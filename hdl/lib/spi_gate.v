==> flow/design.v <==
module SPIGate(
    input  SCLK,
    input  MOSI,
    output MISO,
    input  nCS,
    output [7:0]  RXD,   
    input  [7:0]  TXD,   
    output [7:0]  ADDR,  
    output        SEL,   
    output        RXE,   
    input         CLK
    );
parameter CS_FLT_TAPS = 3;
reg [CS_FLT_TAPS-1:0] cs_flt;
reg cs_in;
reg sclk_in;
reg data_in;
reg last_sclk;
always @(posedge CLK)
begin
    cs_flt <= {cs_flt[CS_FLT_TAPS-2:0], ~nCS};
    if (cs_flt == 'b1)
        cs_in <= 1;
    if (cs_flt == 'b0)
        cs_in <= 0;
    sclk_in <= SCLK;
    data_in <= MOSI;
    last_sclk <= sclk_in;
end
wire sclk_edge = sclk_in && sclk_in != last_sclk;
reg[7:0] address;
reg[3:0] address_bits;
wire     address_valid = address_bits[3];
always @(posedge CLK)
begin
    if (!cs_in)
        address_bits <= 0;
    else if (!address_valid && sclk_edge) begin
        address <= {address[6:0], data_in};
        address_bits <= address_bits + 1;
    end;
end
assign ADDR = address;
reg[7:0]  data;
reg[3:0]  data_bits;
wire data_valid = data_bits[3];
reg  need_data;
reg  load_data;
reg  selected;
always @(posedge CLK)
begin
    if (!cs_in) begin
        data_bits <= 0;
        need_data <= 0;
        load_data <= 0;
        selected  <= 0;
    end else if (address_valid) begin
        if (sclk_edge) begin
            data <= {data[6:0], data_in};
            data_bits <= data_bits + 1;
        end;
        selected <= 1;
        if (data_valid)
            data_bits <= 0;
        need_data <= 0;
        if (!selected || data_valid)
            need_data <= 1;
        load_data <= need_data;
        if (load_data)
            data <= TXD;
    end
end
assign MISO = data[7];
assign SEL  = selected;
assign RXD  = data;
assign RXE  = data_valid;
endmodule
module IOPort8
    #(
        parameter ADDRESS = 0,  
        parameter  ONE_SHOT = 0
    )
    (
    input  [7:0]  DI,       
    output [7:0]  DO,       
    output        STRB,     
    output        STRT,     
    output        DONE,     
    input  [7:0]  RXD,   
    output [7:0]  TXD,   
    input  [7:0]  ADDR,  
    input         SEL,   
    input         RXE,   
    input         CLK
    );
reg [7:0] data_rx;
assign DO = data_rx;
wire addr_valid = SEL && ADDR == ADDRESS;
assign TXD = addr_valid ? DI : 8'bz;
reg strobe;
assign STRB = strobe;
reg selected;
assign STRT = addr_valid & ~selected;
assign DONE = ~addr_valid & selected;
always @(posedge CLK)
begin
    selected <= addr_valid;
    strobe <= 0;
    if (ONE_SHOT)
        data_rx <= 'b0;
    if (RXE && addr_valid) begin
        data_rx <= RXD;
        strobe <= 1;
    end
end
endmodule
module IOPort16
    #(
        parameter ADDRESS = 0,  
        parameter  ONE_SHOT = 0
    )
    (
    input  [15:0] DI,       
    output [15:0] DO,       
    output        STRB,     
    input  [7:0]  RXD,   
    output [7:0]  TXD,   
    input  [7:0]  ADDR,  
    input         SEL,   
    input         RXE,   
    input         CLK
    );
reg [15:0] data_rx;
reg [15:0] data_out;
assign DO = data_out;
reg strobe;
assign STRB = strobe;
reg got_byte;
wire addr_valid = SEL && ADDR == ADDRESS;
assign TXD = addr_valid ? (!got_byte ? DI[7:0] : DI[15:8]) : 8'bz;
always @(posedge CLK)
begin
    strobe <= 0;
    if (ONE_SHOT)
        data_out <= 'b0;
    if (!addr_valid && got_byte) begin
        got_byte <= 0;
        data_out <= data_rx;
        strobe <= 1;
    end
    if (RXE && addr_valid) begin
        if (!got_byte)
            data_rx[7:0] <= RXD;
        else
            data_rx[15:8] <= RXD;
        got_byte <= 1;
    end
end
endmodule
# Tool chain data of SPIGate
# The steps from the RTL of SPIGate to its reports follow in flow order.
# Lines are those of the file above, counted from 1.
# Cell names lack the library's common part.
# Not given: --
# inputs
design	SPIGate
clock	CLK
lib	sky130hd
pvt_corner	tt_025C_1v80

# After elaboration
# Source: Yosys, flattened and elaborated, memories not mapped. Widths are those after wreduce. Registers that Yosys merges into a memory's read port (data or address) are not register bits. Print and check cells do not count. Equal cells are merged and count once.
# bits
ff_bits	34
inputBits	12
output_inout_bits	19
# classes
n_addsub	2
n_eq	2
n_mux	5
logic	1
reduce_and_logical	11
# op_table
cell	n
2-to-1 mux 8 bit	2
adder 4 x 1 -> 4 bit with constant B	2
2-to-1 mux 4 bit	2
AND reduction 2 bit	2
nonzero test 2 bit	2
== test 3 x 1 -> 1 bit with constant B	1
zero test 3 bit	1
AND reduction 3 bit	1
logical AND 1 bit	2
zero test 1 bit	2
inequality test 1 bit	1
logical OR 1 bit	1
NOT 1 bit	1
2-to-1 mux 1 bit	1

# Depth
# Depth = most cells in a row (Yosys ltp): at word level without a register or memory, in the mapped netlist without a sequential cell, where the memories' decode and read muxes count.
# depth
depth_word	4
abc_area	0
mapped_depth	4
depth_no_buf	4

# Synthesis result
# Source: synth_stat.txt of the flow (Yosys; design flattened, memories mapped). It holds for the ABC_AREA given above (unset counts as 0); a run with the other value may have another netlist.
# by_type
cell	n	area_total_um2
edfxtp_1	16	480.461
dfxtp_1	18	360.346
mux2_1	8	90.086
mux2i_1	3	30.029
ha_1	2	25.024
and2_1	3	18.768
nor2b_1	3	18.768
nor3b_4	1	18.768
nor3b_1	2	15.014
o21a_1	2	15.014
a31oi_1	2	12.512
buf_6	1	11.261
mux2_2	1	11.261
nand2_1	3	11.261
nand4bb_1	1	11.261
nor2_1	3	11.261
a21bo_1	1	10.01
buf_2	2	10.01
# Not listed: further types 15, cells in them 16.
# mapped
cells	88
synth_area_um2	1271.2
seqArea_um2	840.8
ff_cells	34
buf_cells	4

# Worst setup path after synthesis
# Path of least setup slack by OpenSTA after synthesis, without wires, with an ideal clock, recovery checks aside; 20% of the period is set as input and as output delay. Where synthesis merged equal registers, the netlist keeps one of their names.
# synth_path
path_kind	reg2reg
from	reg address_bits[3]
to	reg address[0]
period_ns	1.45
arrival_time_ns	0.913
required_ns	1.118
path_slack_ns	0.206
path_delay_ns	1.245
driving_pins	3
period_less_setup_slack_ns	1.244
# "path_delay_ns" is the arrival time less input delay plus setup time.
# "driving_pins" counts driving pins, that of a launching flip-flop among them; a cell with two outputs on the path counts twice.
# "period_less_setup_slack_ns" is the clock period less the worst setup slack; recovery checks do not enter. This is arithmetic on one report: input and output delays are still those of the set period (20% each).
# Between the ends stands the longest chain of elaborated cells between them, by number of cells; it is not shown to be the way that was timed. Of several equally long chains one is given.
# Each line given opens the expression or statement behind the cell; cells for indexed reads and writes are added by Yosys, which also makes memories of some case tables.
# synth_via
cell_sequence	dfxtp_1 -> nor3b_4 -> and2_1
elab_chain_cells	3
cells_between	3
classes_between	reduce/logical: 3
# synth_rtl
item	line_no	text
start: declaration	32	reg[3:0] address_bits;
start: assignment	37	address_bits <= 0;
start: assignment	40	address_bits <= address_bits + 1;
zero test 1 bit	38	else if (!address_valid && sclk_edge) begin
logical AND 1 bit	38
AND reduction 2 bit	--
end: assignment	39	address <= {address[6:0], data_in};
end: declaration	31	reg[7:0] address;

# Timing after layout
# From the final timing report of entry A: the path of least setup slack in the routed layout; clock arrival at registers is part of the times.
# layout_path
path_kind	reg2out
from	reg data_bits[3]
to	out RXE
period_ns	2.07
arrival_time_ns	1.32
required_ns	1.66
path_slack_ns	0.33
driving_pins	2
# A register here has more assigning lines than the two given.
# layout_via
cell_sequence	dfxtp_1 -> clkdlybuf4s50_1
elab_chain_cells	0
cells_between	0
# layout_rtl
item	line_no	text
start: declaration	45	reg[3:0]  data_bits;
start: assignment	53	data_bits <= 0;
start: assignment	60	data_bits <= data_bits + 1;
end: declaration	10	output        RXE,

# Measured data: module SPIGate, platform sky130hd, 2 stored runs of the flow under differing settings, order arbitrary. Input and output delays are each 20% of the period that was set; the output load is 0.01 pF.
# By "achieved_clock_period_ns" is meant the clock period of the run minus its worst setup slack. This is arithmetic on one report: input and output delays are still those of the set period (20% each).
# "worst_path_time_ns" means the part of the period allowed to the worst setup path (the constraints hold back 20% at inputs and 20% at outputs) less its slack; where the path has registers, the arrival times of their clocks count too.
# "total_power_w" is the tool's figure for a default switching activity; nothing was simulated.
# A setting shown as -- is not set for that run.
run	period_ns	CORE_UTILIZATION	PLACE_DENSITY_LB_ADDON	CORE_ASPECT_RATIO	CORE_MARGIN	CTS_CLUSTER_DIAMETER	CAP_MARGIN	SLEW_MARGIN	MIN_ROUTING_LAYER	MAX_ROUTING_LAYER	CELL_PAD_IN_SITES_GLOBAL_PLACEMENT	TNS_END_PERCENT	achieved_clock_period_ns	total_power_w	finish.stdcell_area_um2	die_area_um2	timing.hold.ws_ns	fin_ws_ns	worst_path_time_ns	worstPathKind	layout_utilization_frac	synth_chip_area_um2	total_negative_slack_ns
entry A	2.07	28	0.17	1.75	9	167	25	0	met1	met4	--	--	1.737	0.001256	1695.4	7385.4	0.351	0.333	1.32	reg2out	0.385	1271.2	0.000
entry B	1.96	57	0.28	1.53	2	248	20	20	--	met5	1	45	1.770	0.001344	1656.6	2632.7	0.355	0.190	1.38	reg2out	0.769	1271.2	0.000
